==> flow/design.v <==
module PID_output_processor(
    clk,
    rstn,
    u_valid_o,
    u_chn_o,
    u_data_o,
    stop,
    brake,
    motor_0_in_1,
    motor_0_in_2,
    motor_1_in_1,
    motor_1_in_2,
    motor_2_in_1,
    motor_2_in_2,
    motor_3_in_1,
    motor_3_in_2
);
    parameter   DATA_WIDTH = 16;
    parameter   NUM_CHN = 4;
    localparam  CHN_WIDTH = 3;
    parameter  integer RPM_MAX = 1024;
    parameter   CLK_FREQ = 27_000_000;   
    parameter   PWM_FREQ = 1_350;      
    localparam integer PWM_PERIOD = CLK_FREQ / PWM_FREQ - 1;     
    localparam integer COUNTER_WIDTH = $clog2(PWM_PERIOD + 1);   
    localparam integer PWM_DUTY_MIN = 0.2 * (PWM_PERIOD + 1);    
    localparam integer PWM_DUTY_MAX = 0.8 * (PWM_PERIOD + 1);    
    input wire                      clk;
    input wire                      rstn;
    input wire                      u_valid_o;
    input wire  [CHN_WIDTH-1:0]     u_chn_o;
    input wire  [DATA_WIDTH-1:0]    u_data_o;
    input wire  [3:0]               stop;
    input wire                      brake;
    output reg                      motor_0_in_1;
    output reg                      motor_0_in_2;
    output reg                      motor_1_in_1;
    output reg                      motor_1_in_2;
    output reg                      motor_2_in_1;
    output reg                      motor_2_in_2;
    output reg                      motor_3_in_1;
    output reg                      motor_3_in_2;
    reg     [DATA_WIDTH-1:0]        u_data_ch0;
    reg     [DATA_WIDTH-1:0]        u_data_ch1;
    reg     [DATA_WIDTH-1:0]        u_data_ch2;
    reg     [DATA_WIDTH-1:0]        u_data_ch3;
    reg     [DATA_WIDTH-1:0]        u_data_ch0_abs;
    reg     [DATA_WIDTH-1:0]        u_data_ch1_abs;
    reg     [DATA_WIDTH-1:0]        u_data_ch2_abs;
    reg     [DATA_WIDTH-1:0]        u_data_ch3_abs;
    reg     [COUNTER_WIDTH-1:0]     counter_pwm;
    reg     [COUNTER_WIDTH-1:0]     pwm_thr_ch0;
    reg     [COUNTER_WIDTH-1:0]     pwm_thr_ch1;
    reg     [COUNTER_WIDTH-1:0]     pwm_thr_ch2;
    reg     [COUNTER_WIDTH-1:0]     pwm_thr_ch3;
    always @(posedge clk or negedge rstn) begin
        if(!rstn) begin
            u_data_ch0 <= 0;
            u_data_ch1 <= 0;
            u_data_ch2 <= 0;
            u_data_ch3 <= 0;
        end
        else if(u_valid_o == 1'b1 && u_chn_o == 0) begin
            u_data_ch0 <= u_data_o;
        end
        else if(u_valid_o == 1'b1 && u_chn_o == 1) begin
            u_data_ch1 <= u_data_o;
        end
        else if(u_valid_o == 1'b1 && u_chn_o == 2) begin
            u_data_ch2 <= u_data_o;
        end
        else if(u_valid_o == 1'b1 && u_chn_o == 3) begin
            u_data_ch3 <= u_data_o;
        end
    end
    always @(posedge clk or negedge rstn) begin
        if(!rstn) begin
            u_data_ch0_abs <= 0;
            u_data_ch1_abs <= 0;
            u_data_ch2_abs <= 0;
            u_data_ch3_abs <= 0;
        end
        else begin
            u_data_ch0_abs <= (u_data_ch0[DATA_WIDTH-1] == 1'b0)? u_data_ch0 : ~u_data_ch0 + 1;
            u_data_ch1_abs <= (u_data_ch1[DATA_WIDTH-1] == 1'b0)? u_data_ch1 : ~u_data_ch1 + 1;
            u_data_ch2_abs <= (u_data_ch2[DATA_WIDTH-1] == 1'b0)? u_data_ch2 : ~u_data_ch2 + 1;
            u_data_ch3_abs <= (u_data_ch3[DATA_WIDTH-1] == 1'b0)? u_data_ch3 : ~u_data_ch3 + 1;
        end
    end
    always @(posedge clk or negedge rstn) begin
        if(!rstn) begin
            counter_pwm <= 0;
        end
        else if(counter_pwm == PWM_PERIOD) begin
            counter_pwm <= 0;
        end
        else begin
            counter_pwm <= counter_pwm + 1;
        end
    end
    always @(posedge clk or negedge rstn) begin
        if(!rstn) begin
            pwm_thr_ch0 <= 0;
            pwm_thr_ch1 <= 0;
            pwm_thr_ch2 <= 0;
            pwm_thr_ch3 <= 0;
        end
        else begin
            if (stop[0])
                pwm_thr_ch0 <= 0;
            else
                pwm_thr_ch0 <= PWM_DUTY_MIN + ({{16'b0},u_data_ch0_abs} * (PWM_DUTY_MAX - PWM_DUTY_MIN)) / RPM_MAX;
            if (stop[1])
                pwm_thr_ch1 <= 0;
            else
                pwm_thr_ch1 <= PWM_DUTY_MIN + ({{16'b0},u_data_ch1_abs} * (PWM_DUTY_MAX - PWM_DUTY_MIN)) / RPM_MAX;
            if (stop[2])
                pwm_thr_ch2 <= 0;
            else
                pwm_thr_ch2 <= PWM_DUTY_MIN + ({{16'b0},u_data_ch2_abs} * (PWM_DUTY_MAX - PWM_DUTY_MIN)) / RPM_MAX;
            if (stop[3])
                pwm_thr_ch3 <= 0;
            else
                pwm_thr_ch3 <= PWM_DUTY_MIN + ({{16'b0},u_data_ch3_abs} * (PWM_DUTY_MAX - PWM_DUTY_MIN)) / RPM_MAX;
        end
    end
    always @(posedge clk or negedge rstn) begin
        if(!rstn) begin
            motor_0_in_1 <= 0;
            motor_0_in_2 <= 0;
            motor_1_in_1 <= 0;
            motor_1_in_2 <= 0;
            motor_2_in_1 <= 0;
            motor_2_in_2 <= 0;
            motor_3_in_1 <= 0;
            motor_3_in_2 <= 0;
        end
        else begin
            if (stop[0]) begin
                motor_0_in_1 <= brake;
                motor_0_in_2 <= brake;
            end
            else
                if (u_data_ch0[DATA_WIDTH-1] == 1'b0) begin
                    motor_0_in_1 <= (counter_pwm < pwm_thr_ch0)? 1 : 0;  
                    motor_0_in_2 <= 0;                                   
                end
                else begin
                    motor_0_in_1 <= 0;                                   
                    motor_0_in_2 <= (counter_pwm < pwm_thr_ch0)? 1 : 0;  
                end
            if (stop[1]) begin
                motor_1_in_1 <= brake;
                motor_1_in_2 <= brake;
            end
            else
                if (u_data_ch1[DATA_WIDTH-1] == 1'b0) begin
                    motor_1_in_1 <= (counter_pwm < pwm_thr_ch1)? 1 : 0;  
                    motor_1_in_2 <= 0;                                   
                end
                else begin
                    motor_1_in_1 <= 0;                                   
                    motor_1_in_2 <= (counter_pwm < pwm_thr_ch1)? 1 : 0;  
                end
            if (stop[2]) begin
                motor_2_in_1 <= brake;
                motor_2_in_2 <= brake;
            end
            else
                if (u_data_ch2[DATA_WIDTH-1] == 1'b0) begin
                    motor_2_in_1 <= (counter_pwm < pwm_thr_ch2)? 1 : 0;  
                    motor_2_in_2 <= 0;                                   
                end
                else begin
                    motor_2_in_1 <= 0;                                   
                    motor_2_in_2 <= (counter_pwm < pwm_thr_ch2)? 1 : 0;  
                end
            if (stop[3]) begin
                motor_3_in_1 <= brake;
                motor_3_in_2 <= brake;
            end
            else
                if (u_data_ch3[DATA_WIDTH-1] == 1'b0) begin
                    motor_3_in_1 <= (counter_pwm < pwm_thr_ch3)? 1 : 0;  
                    motor_3_in_2 <= 0;                                   
                end
                else begin
                    motor_3_in_1 <= 0;                                   
                    motor_3_in_2 <= ( counter_pwm < pwm_thr_ch3)? 1 : 0;  
                end
        end
    end
endmodule
**From RTL to reports: PID_output_processor**

The steps from the RTL of PID_output_processor to its reports follow in flow order.
Line numbers count from 1 in the design file above.
Operators: Yosys type, input widths -> output width; for muxes data width and select width s.
Cell names lack the library's common part.
A cell with n/a has no value.

- Design top: PID_output_processor
- Clock input: clk
- Cell library: sky130hd
- Timing corner: tt_025C_1v80

**Elaborated design**

Yosys after proc, flatten, opt, wreduce and memory -nomap, before mapping. Enables and synchronous resets that opt folds into registers are not counted as muxes. Memory bits, and registers merged into a memory's read port (data or address), are not among the register bits. Print and check cells are not counted. Equal cells are merged and count once.

- Register bits after elaboration: 211
- Cells after elaboration: 86
- Bits of input ports: 27

- Muxes and demuxes: 29
- Eq/ne operators: 4
- Add/subtract/negate cells: 9
- Multipliers: 4
- Reductions and logical operators: 8
- Bitwise gates (word level): 7
- Magnitude comparators: 4

Operators with widths:

| kind | number |
|---|---|
| $mul 16x9->20 const B | 4 |
| $mux 15 | 5 |
| $add 16x1->16 const B | 4 |
| $not 16->16 | 4 |
| $mux 16 | 4 |
| $add 12x15->15 const A | 4 |
| $lt 15x15->1 | 4 |
| $mux 1 | 20 |
| $add 15x1->15 const B | 1 |
| $eq 15x15->1 const B | 1 |
| $eq 3x2->1 const B | 2 |
| $logic_and 1x1->1 | 4 |
| $reduce_and 4->1 | 1 |
| $not 1->1 | 3 |
| $eq 3x1->1 const B | 1 |
| $logic_not 3->1 | 1 |
| $reduce_and 3->1 | 1 |
| $reduce_and 2->1 | 1 |

**Longest topological paths**

Yosys ltp: most cells in a row. Word level: on the elaborated netlist, between registers, memories and ports. Mapped: between sequential cells and ports; inverters and the memories' decode and read muxes count.

- Depth in word-level cells: 4
- ABC_AREA: 0
- Gate-level depth with buffers: 20
- Gate-level depth less buffers: 20

**Synthesis result**

The flow's flattened synthesis, as Yosys stat reports it; memories are mapped. The netlist is that of the ABC_AREA named above (0 if unset); the other value can give another one.

Cells by type:

| type | number |
|---|---|
| dfrtp_1 | 211 |
| fa_1 | 252 |
| ha_1 | 265 |
| inv_1 | 695 |
| xnor2_1 | 107 |
| mux2_2 | 57 |
| nor2_1 | 101 |
| o21ai_0 | 70 |
| nand2_1 | 91 |
| xor2_1 | 38 |
| a21o_1 | 32 |
| a21oi_1 | 45 |
| o31ai_1 | 24 |
| nor3_1 | 35 |
| a211oi_1 | 21 |
| nand2b_1 | 22 |
| nor2b_1 | 22 |
| nand3_1 | 25 |

Not listed: further types 68, cells in them 223.

- Cells in the netlist: 2336
- Flip-flops: 211
- Area of sequential cells: 5280.1 um^2
- Buffers: 28
- Chip area (Yosys): 22390.2 um^2

**Worst setup path after synthesis**

Source: OpenSTA report_checks on the synthesized netlist (no wires, ideal clock, input and output delay 20% of the period each), path of least setup slack; recovery checks are left aside. Register names are those of the netlist, which keeps one name where synthesis merged equal registers.

- Kind: register -> register
- From: reg u_data_ch3_abs[9]
- To: reg pwm_thr_ch3[14]
- Path buffers: 1
- Stages on the path: 20
- Data required time: 5538 ps
- Clock period: 5670 ps
- Delay of the path: 4965 ps
- Setup time: 132 ps
- Time at the first pin: 0 ps
- Setup slack: 706 ps
- Arrival: 4833 ps
- Period reached after synthesis: 4964 ps

"delay of the path" = arrival - input delay + setup time.
"stages on the path": output pins that drive a net of the path, with the launching flip-flop's if there is one; two outputs of one cell count as two.
"period reached after synthesis" = period - worst setup slack (recovery checks aside). The figure is calculated, with input and output delays left at 20% of the set period.
Between the ends stands the longest chain of elaborated cells between them, by number of cells; it is not shown to be the way that was timed. Of several equally long chains one is given.
Each line given opens the expression or statement behind the cell; cells for indexed reads and writes are added by Yosys, which also makes memories of some case tables.
A register here has more assigning lines than the two given.

- Cell sequence: dfrtp_1 -> fa_1 -> inv_1 -> fa_1 -> inv_1 -> fa_1 -> inv_1 -> fa_1 -> inv_1 -> ha_1 -> clkbuf_1 -> and3_1 -> and3_1 -> a211oi_1 -> o21ai_0 -> a221o_1 -> xor2_1 -> nor3b_1 -> xnor2_1 -> nor2_1
- Cells in the longest elaborated chain: 3
- Elaborated cells on any way between the ends: 3
- Source lines of those cells: 2

RTL lines, path after synthesis:

| item | line | source |
|---|---|---|
| start: declaration | 50 | `reg     [DATA_WIDTH-1:0]        u_data_ch3_abs;` |
| start: assignment | 81 | `u_data_ch3_abs <= 0;` |
| start: assignment | 87 | `u_data_ch3_abs <= (u_data_ch3[DATA_WIDTH-1] == 1'b0)? u_data_ch3 : ~u_data_ch3 + 1;` |
| $mul 16x9->20 | 124 | `pwm_thr_ch3 <= PWM_DUTY_MIN + ({{16'b0},u_data_ch3_abs} * (PWM_DUTY_MAX - PWM_DUTY_MIN)) / RPM_MAX;` |
| $add 12x15->15 | 124 |  |
| $mux 15 | 121 | `if (stop[3])` |
| end: assignment | 122 | `pwm_thr_ch3 <= 0;` |
| end: assignment | 124 |  |
| end: declaration | 55 | `reg     [COUNTER_WIDTH-1:0]     pwm_thr_ch3;` |

**Worst path after layout**

From the final timing report of entry A: the path of least setup slack in the routed layout; clock arrival at registers is part of the times.
The report prints the path's times to 10 ps; the period is as set.

- Kind: register -> register
- From: reg u_data_ch0_abs[9]
- To: reg pwm_thr_ch0[12]
- Stages on the path: 20
- Arrival: 5430 ps
- Data required time: 4330 ps
- Setup time: 130 ps
- Path buffers: 1
- Time at the first pin: 510 ps
- Clock period: 3950 ps
- Setup slack: -1110 ps

Between the ends stands the longest chain of elaborated cells between them, by number of cells; it is not shown to be the way that was timed. Of several equally long chains one is given.
A register here has more assigning lines than the two given.

- Cell sequence: dfrtp_2 -> fa_1 -> inv_2 -> fa_1 -> inv_1 -> fa_1 -> inv_2 -> fa_1 -> inv_2 -> ha_4 -> or3_4 -> a31oi_4 -> a21oi_2 -> xnor2_2 -> o21ai_2 -> buf_4 -> a211oi_4 -> nand3_1 -> xor2_1 -> nor2_1
- Cells in the longest elaborated chain: 3
- Elaborated cells on any way between the ends: 3
- Source lines of those cells: 2

RTL lines, path after layout:

| item | line | source |
|---|---|---|
| start: declaration | 47 | `reg     [DATA_WIDTH-1:0]        u_data_ch0_abs;` |
| start: assignment | 78 | `u_data_ch0_abs <= 0;` |
| start: assignment | 84 | `u_data_ch0_abs <= (u_data_ch0[DATA_WIDTH-1] == 1'b0)? u_data_ch0 : ~u_data_ch0 + 1;` |
| $mul 16x9->20 | 112 | `pwm_thr_ch0 <= PWM_DUTY_MIN + ({{16'b0},u_data_ch0_abs} * (PWM_DUTY_MAX - PWM_DUTY_MIN)) / RPM_MAX;` |
| $add 12x15->15 | 112 |  |
| $mux 15 | 109 | `if (stop[0])` |
| end: assignment | 110 | `pwm_thr_ch0 <= 0;` |
| end: assignment | 112 |  |
| end: declaration | 52 | `reg     [COUNTER_WIDTH-1:0]     pwm_thr_ch0;` |

FLOW RESULTS
============

Record of 2 stored runs of the RTL-to-layout flow on PID_output_processor, platform sky130hd. The runs are unordered. Constraints: input delay and output delay 20% of the set period each, output load 0.01 pF.
By "reached clock period" is meant the clock period of the run minus its worst setup slack. This is arithmetic on one report: input and output delays are still those of the set period (20% each).
"time used up by the worst setup path" = time allowed to the worst setup path (clock period - input delay - output delay, where it has them) - its slack; a late launch clock adds to it, a late capture clock takes from it.
"time used up by the worst setup path" is given in steps of 10 ps.
Among the settings, n/a means not set for that run.

| item | entry A | entry B |
|---|---|---|
| period_ns | 3.95 | 5.73 |
| CORE_UTILIZATION | 71 | 48 |
| SETUP_SLACK_MARGIN | 1.18 | n/a |
| PLACE_DENSITY_LB_ADDON | 0.01 | n/a |
| HOLD_SLACK_MARGIN | 0.0 | n/a |
| CORE_ASPECT_RATIO | 1.84 | n/a |
| CORE_MARGIN | 6 | 2 |
| TNS_END_PERCENT | 60 | n/a |
| ABC_AREA | 0 | n/a |
| GPL_ROUTABILITY_DRIVEN | 0 | n/a |
| CTS_CLUSTER_SIZE | 31 | n/a |
| CTS_CLUSTER_DIAMETER | 115 | n/a |
| CAP_MARGIN | 35 | 20 |
| MIN_ROUTING_LAYER | met1 | n/a |
| MAX_ROUTING_LAYER | met4 | n/a |
| SLEW_MARGIN | 20 | 20 |
| synthesized cell area (um^2) | 22390.2 | 22390.2 |
| standard-cell area after layout (um^2) | 28009.4 | 24218.2 |
| utilization in the final report | 0.909 | 0.524 |
| reached clock period (ps) | 5058 | 5334 |
| sum of negative setup slack (ps) | -33313 | 0 |
| total die area (um^2) | 36141.1 | 48389.0 |
| time used up by the worst setup path (ps) | 5060 | 5330 |
| critical path type | register -> register | register -> register |
| worst slack on setup checks (ps) | -1108 | 396 |
